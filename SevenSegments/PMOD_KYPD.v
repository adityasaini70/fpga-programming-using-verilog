==> flow/design.v <==
`timescale 1ns / 1ps
module Decoder(
input clk, input [3:0] Row, output reg [3:0] Col, output reg [3:0] DecodeOut
    );
    reg [19:0] sclk = 0;
    always@(posedge clk) begin
        if(sclk == 20'b0011000011010100000) begin
            Col <= 4'b0111;
            sclk <= sclk + 1'b1;
         end  
         else if(sclk == 20'b0011000011010101000) begin
            if(Row == 4'b0111) begin
                DecodeOut <= 4'b0001;  
            end
            if(Row == 4'b1011) begin
                DecodeOut <= 4'b0100;  
            end
            if(Row == 4'b1101) begin
                DecodeOut <= 4'b0111;  
            end
            if(Row == 4'b1110) begin
                DecodeOut <= 4'b0000;  
            end
            sclk <= sclk + 1'b1;
         end
         else if(sclk == 20'b00110000110101000000) begin
            Col <= 4'b1011;
            sclk <= sclk + 1'b1;
         end
         else if(sclk == 20'b00110000110101001000) begin
            if(Row == 4'b0111) begin
                DecodeOut <= 4'b0010;  
            end
            if(Row == 4'b1011) begin
                DecodeOut <= 4'b0101;  
            end
            if(Row == 4'b1101) begin
                DecodeOut <= 4'b1000;  
            end
            if(Row == 4'b1110) begin
                DecodeOut <= 4'b1111;  
            end
            sclk <= sclk + 1'b1;
         end
         else if(sclk == 20'b1001001001111100000) begin
            Col <= 4'b1101;
            sclk <= sclk + 1'b1;
         end
         else if(sclk == 20'b1001001001111101000) begin
            if(Row == 4'b0111) begin
                DecodeOut <= 4'b0011;  
            end
            if(Row == 4'b1011) begin
                DecodeOut <= 4'b0110;  
            end
            if(Row == 4'b1101) begin
                DecodeOut <= 4'b1001;  
            end
            if(Row == 4'b1110) begin
                DecodeOut <= 4'b1110;  
            end
            sclk <= sclk + 1'b1;
         end
         else if(sclk == 20'b1100001101010000000) begin
            Col <= 4'b1110;
            sclk <= sclk + 1'b1;
         end
         else if(sclk == 20'b1100001101010001000) begin
            if(Row == 4'b0111) begin
                DecodeOut <= 4'b1010;  
            end
            if(Row == 4'b1011) begin
                DecodeOut <= 4'b1011;  
            end
            if(Row == 4'b1101) begin
                DecodeOut <= 4'b1100;  
            end
            if(Row == 4'b1110) begin
                DecodeOut <= 4'b1101;  
            end
            sclk <= sclk + 1'b1;
         end
         else
             sclk <= sclk + 1'b1;
      end
endmodule
# From RTL to reports: Decoder
# What the tools print for Decoder, step after step.
# Lines are those of the file above, counted from 1.
# Operators carry their Yosys type and port widths (W data, S select, Z words).
# A cell with n/a has no value.
# setup
design	Decoder
clock	clk
library	sky130hd
corner	tt_025C_1v80

# Word level
# Counts by Yosys on the flattened word-level netlist (proc, flatten, opt, wreduce; memories kept). Register bits leave out memories and registers merged into their read ports (data or address). Print and check cells are left out. Cells with the same type and inputs are merged into one.
# word_totals
reg_bits	28
out_inout_bits	8
# classes
addsub	1
equal	17
mux	28
n_logic	2
n_reduce_logical	5
# ops
operator	count
$mux W4	28
$eq A20 B19 Y1 const B	4
$eq A20 B17 Y1 const B	2
$eq A20 B18 Y1 const B	2
$add A20 B1 Y20 const B	1
$eq A4 B4 Y1 const B	3
$reduce_bool A4 Y1	2
$ne A3 B3 Y1 const B	2
$reduce_and A6 Y1	1
$ne A2 B2 Y1 const B	2
$eq A4 B3 Y1 const B	1
$ne A4 B4 Y1 const B	1
$reduce_and A4 Y1	1
$reduce_bool A3 Y1	1
$not A1 Y1	2

# Longest topological paths
# Yosys ltp: most cells in a row. Word level: on the elaborated netlist, between registers, memories and ports. Mapped: between sequential cells and ports; inverters and the memories' decode and read muxes count.
# depth
word_depth	12
abc_area	0
depth_mapped	7
depth_no_buf	7

# Mapped cells and area
# Yosys stat after the flow's synthesis: flattened, memories mapped to cells. It holds for the ABC_AREA given above (unset counts as 0); a run with the other value may have another netlist.
# by_type
type	count	area_total_um2
sky130_fd_sc_hd__dfxtp_1	24	480.461
sky130_fd_sc_hd__xnor2_1	14	122.618
sky130_fd_sc_hd__edfxtp_1	4	120.115
sky130_fd_sc_hd__xor2_1	9	78.826
sky130_fd_sc_hd__nand4_1	10	62.56
sky130_fd_sc_hd__nor2_1	14	52.55
sky130_fd_sc_hd__nand3_1	9	45.043
sky130_fd_sc_hd__nand2_1	10	37.536
sky130_fd_sc_hd__and4_1	4	35.034
sky130_fd_sc_hd__a21oi_1	6	30.029
sky130_fd_sc_hd__and2_1	4	25.024
sky130_fd_sc_hd__and3_1	4	25.024
sky130_fd_sc_hd__ha_1	2	25.024
sky130_fd_sc_hd__nor3b_2	2	25.024
sky130_fd_sc_hd__nor4_2	2	25.024
sky130_fd_sc_hd__buf_2	4	20.019
sky130_fd_sc_hd__nor4bb_1	2	20.019
sky130_fd_sc_hd__nor2b_1	3	18.768
# Not listed: further types 22, cells in them 30.
# mapped
cells	157
area_mm2	0.0014551
sequential_area_mm2	0.0006006
flip_flops	28
buf_cells	6

# Worst setup path after synthesis
# OpenSTA on the mapped netlist: ideal clock, no wires. The path of least setup slack (recovery checks aside). Input and output delay are each 20% of the period. Register names are those of the netlist, which keeps one name where synthesis merged equal registers.
# synth_timing
kind	input -> register
start	in Row[2]
end	reg DecodeOut[0]
period_ns	4.03
input_delay_ns	0.806
setup_ns	0.372
t_first_pin_ns	0.806
t_arrival_ns	1.737
path_slack_ns	1.921
path_delay_ns	1.303
driving_pins	5
path_buffers	1
period_less_setup_slack_ns	2.109
# "path_delay_ns" = arrival - input delay + setup time.
# "driving_pins": output pins that drive a net of the path, with the launching flip-flop's if there is one; two outputs of one cell count as two.
# "period_less_setup_slack_ns" = period - worst setup slack (recovery checks aside). The figure is calculated, with input and output delays left at 20% of the set period.
# Between the ends stands the longest chain of elaborated cells between them, by number of cells; it is not shown to be the way that was timed. Of several equally long chains one is given.
# A line is the first line of the expression or statement that the cell stems from. Yosys adds cells for indexed reads and writes and turns some case tables into memories.
# At most two assigning lines are given for a register; there are more.
# The path ends at the enable pin of a flip-flop; only ways to that pin are counted.
# synth_between
cell_sequence	sky130_fd_sc_hd__clkbuf_1 sky130_fd_sc_hd__xnor2_1 sky130_fd_sc_hd__a21oi_1 sky130_fd_sc_hd__a21oi_1 sky130_fd_sc_hd__a211oi_1
elab_chain_cells	3
# synth_rtl
item	line_no	rtl
start, declared	3	input clk, input [3:0] Row, output reg [3:0] Col, output reg [3:0] DecodeOut
$eq A4 B3 Y1	69	if(Row == 4'b0111) begin
$reduce_bool A4 Y1	n/a
$reduce_and A6 Y1	n/a
end, assigned	70	DecodeOut <= 4'b1010;
end, assigned	73	DecodeOut <= 4'b1011;
end, declared	3

# Worst path after layout
# From the final timing report of stored run 1: the path of least setup slack in the routed layout; clock arrival at registers is part of the times.
# layout_timing
kind	register -> register
start	reg sclk[17]
end	reg DecodeOut[3]
period_ns	1.94
setup_ns	0.30
t_first_pin_ns	0.33
t_arrival_ns	1.88
path_slack_ns	0.09
driving_pins	7
path_buffers	1
# Between the ends stands the longest chain of elaborated cells between them, by number of cells; it is not shown to be the way that was timed. Of several equally long chains one is given.
# At most two assigning lines are given for a register; there are more.
# The path ends at the enable pin of a flip-flop; only ways to that pin are counted.
# layout_between
cell_sequence	sky130_fd_sc_hd__dfxtp_4 sky130_fd_sc_hd__nor4_4 sky130_fd_sc_hd__nand4_1 sky130_fd_sc_hd__buf_6 sky130_fd_sc_hd__nor2_4 sky130_fd_sc_hd__nor2_2 sky130_fd_sc_hd__a211oi_4
elab_chain_cells	3
# layout_rtl
item	line_no	rtl
start, declared	5	reg [19:0] sclk = 0;
start, assigned	9	sclk <= sclk + 1'b1;
start, assigned	24	sclk <= sclk + 1'b1;
$eq A20 B17 Y1	7	if(sclk == 20'b0011000011010100000) begin
$not A1 Y1	n/a
$reduce_and A6 Y1	n/a
end, assigned	13	DecodeOut <= 4'b0001;
end, assigned	16	DecodeOut <= 4'b0100;
end, declared	3	input clk, input [3:0] Row, output reg [3:0] Col, output reg [3:0] DecodeOut

# Record of 2 stored runs of the RTL-to-layout flow on Decoder, platform sky130hd. The runs are unordered. Constraints: input delay and output delay 20% of the set period each, output load 0.01 pF.
# "period_reached_ns" = clock period - worst setup slack. The figure is calculated, with input and output delays left at 20% of the set period.
# A setting shown as . is not set for that run.
# A result given as . is not shown for that run.
name,stored run 1,stored run 2
period_ns,1.94,1.83
CORE_UTILIZATION,55,69
SETUP_SLACK_MARGIN,0.19,0.5
PLACE_DENSITY_LB_ADDON,0.2,0.13
CELL_PAD_IN_SITES_GLOBAL_PLACEMENT,1,.
SLEW_MARGIN,35,15
CAP_MARGIN,20,25
CORE_MARGIN,2,2
HOLD_SLACK_MARGIN,.,0.12
CORE_ASPECT_RATIO,.,1.24
TNS_END_PERCENT,.,50
GPL_ROUTABILITY_DRIVEN,.,1
MAX_ROUTING_LAYER,.,met4
synth_chip_area_mm2,0.0014551,.
die_mm2,0.003073,.
stdcell_area_mm2,0.002042,.
worstSetupSlack_ns,0.089,.
timing.setup.tns_ns,0.000,.
worst_hold_slack_ns,0.443,.
period_reached_ns,1.851,.
# Stored run 2: did not finish, clock tree synthesis stopped with DPL-0033
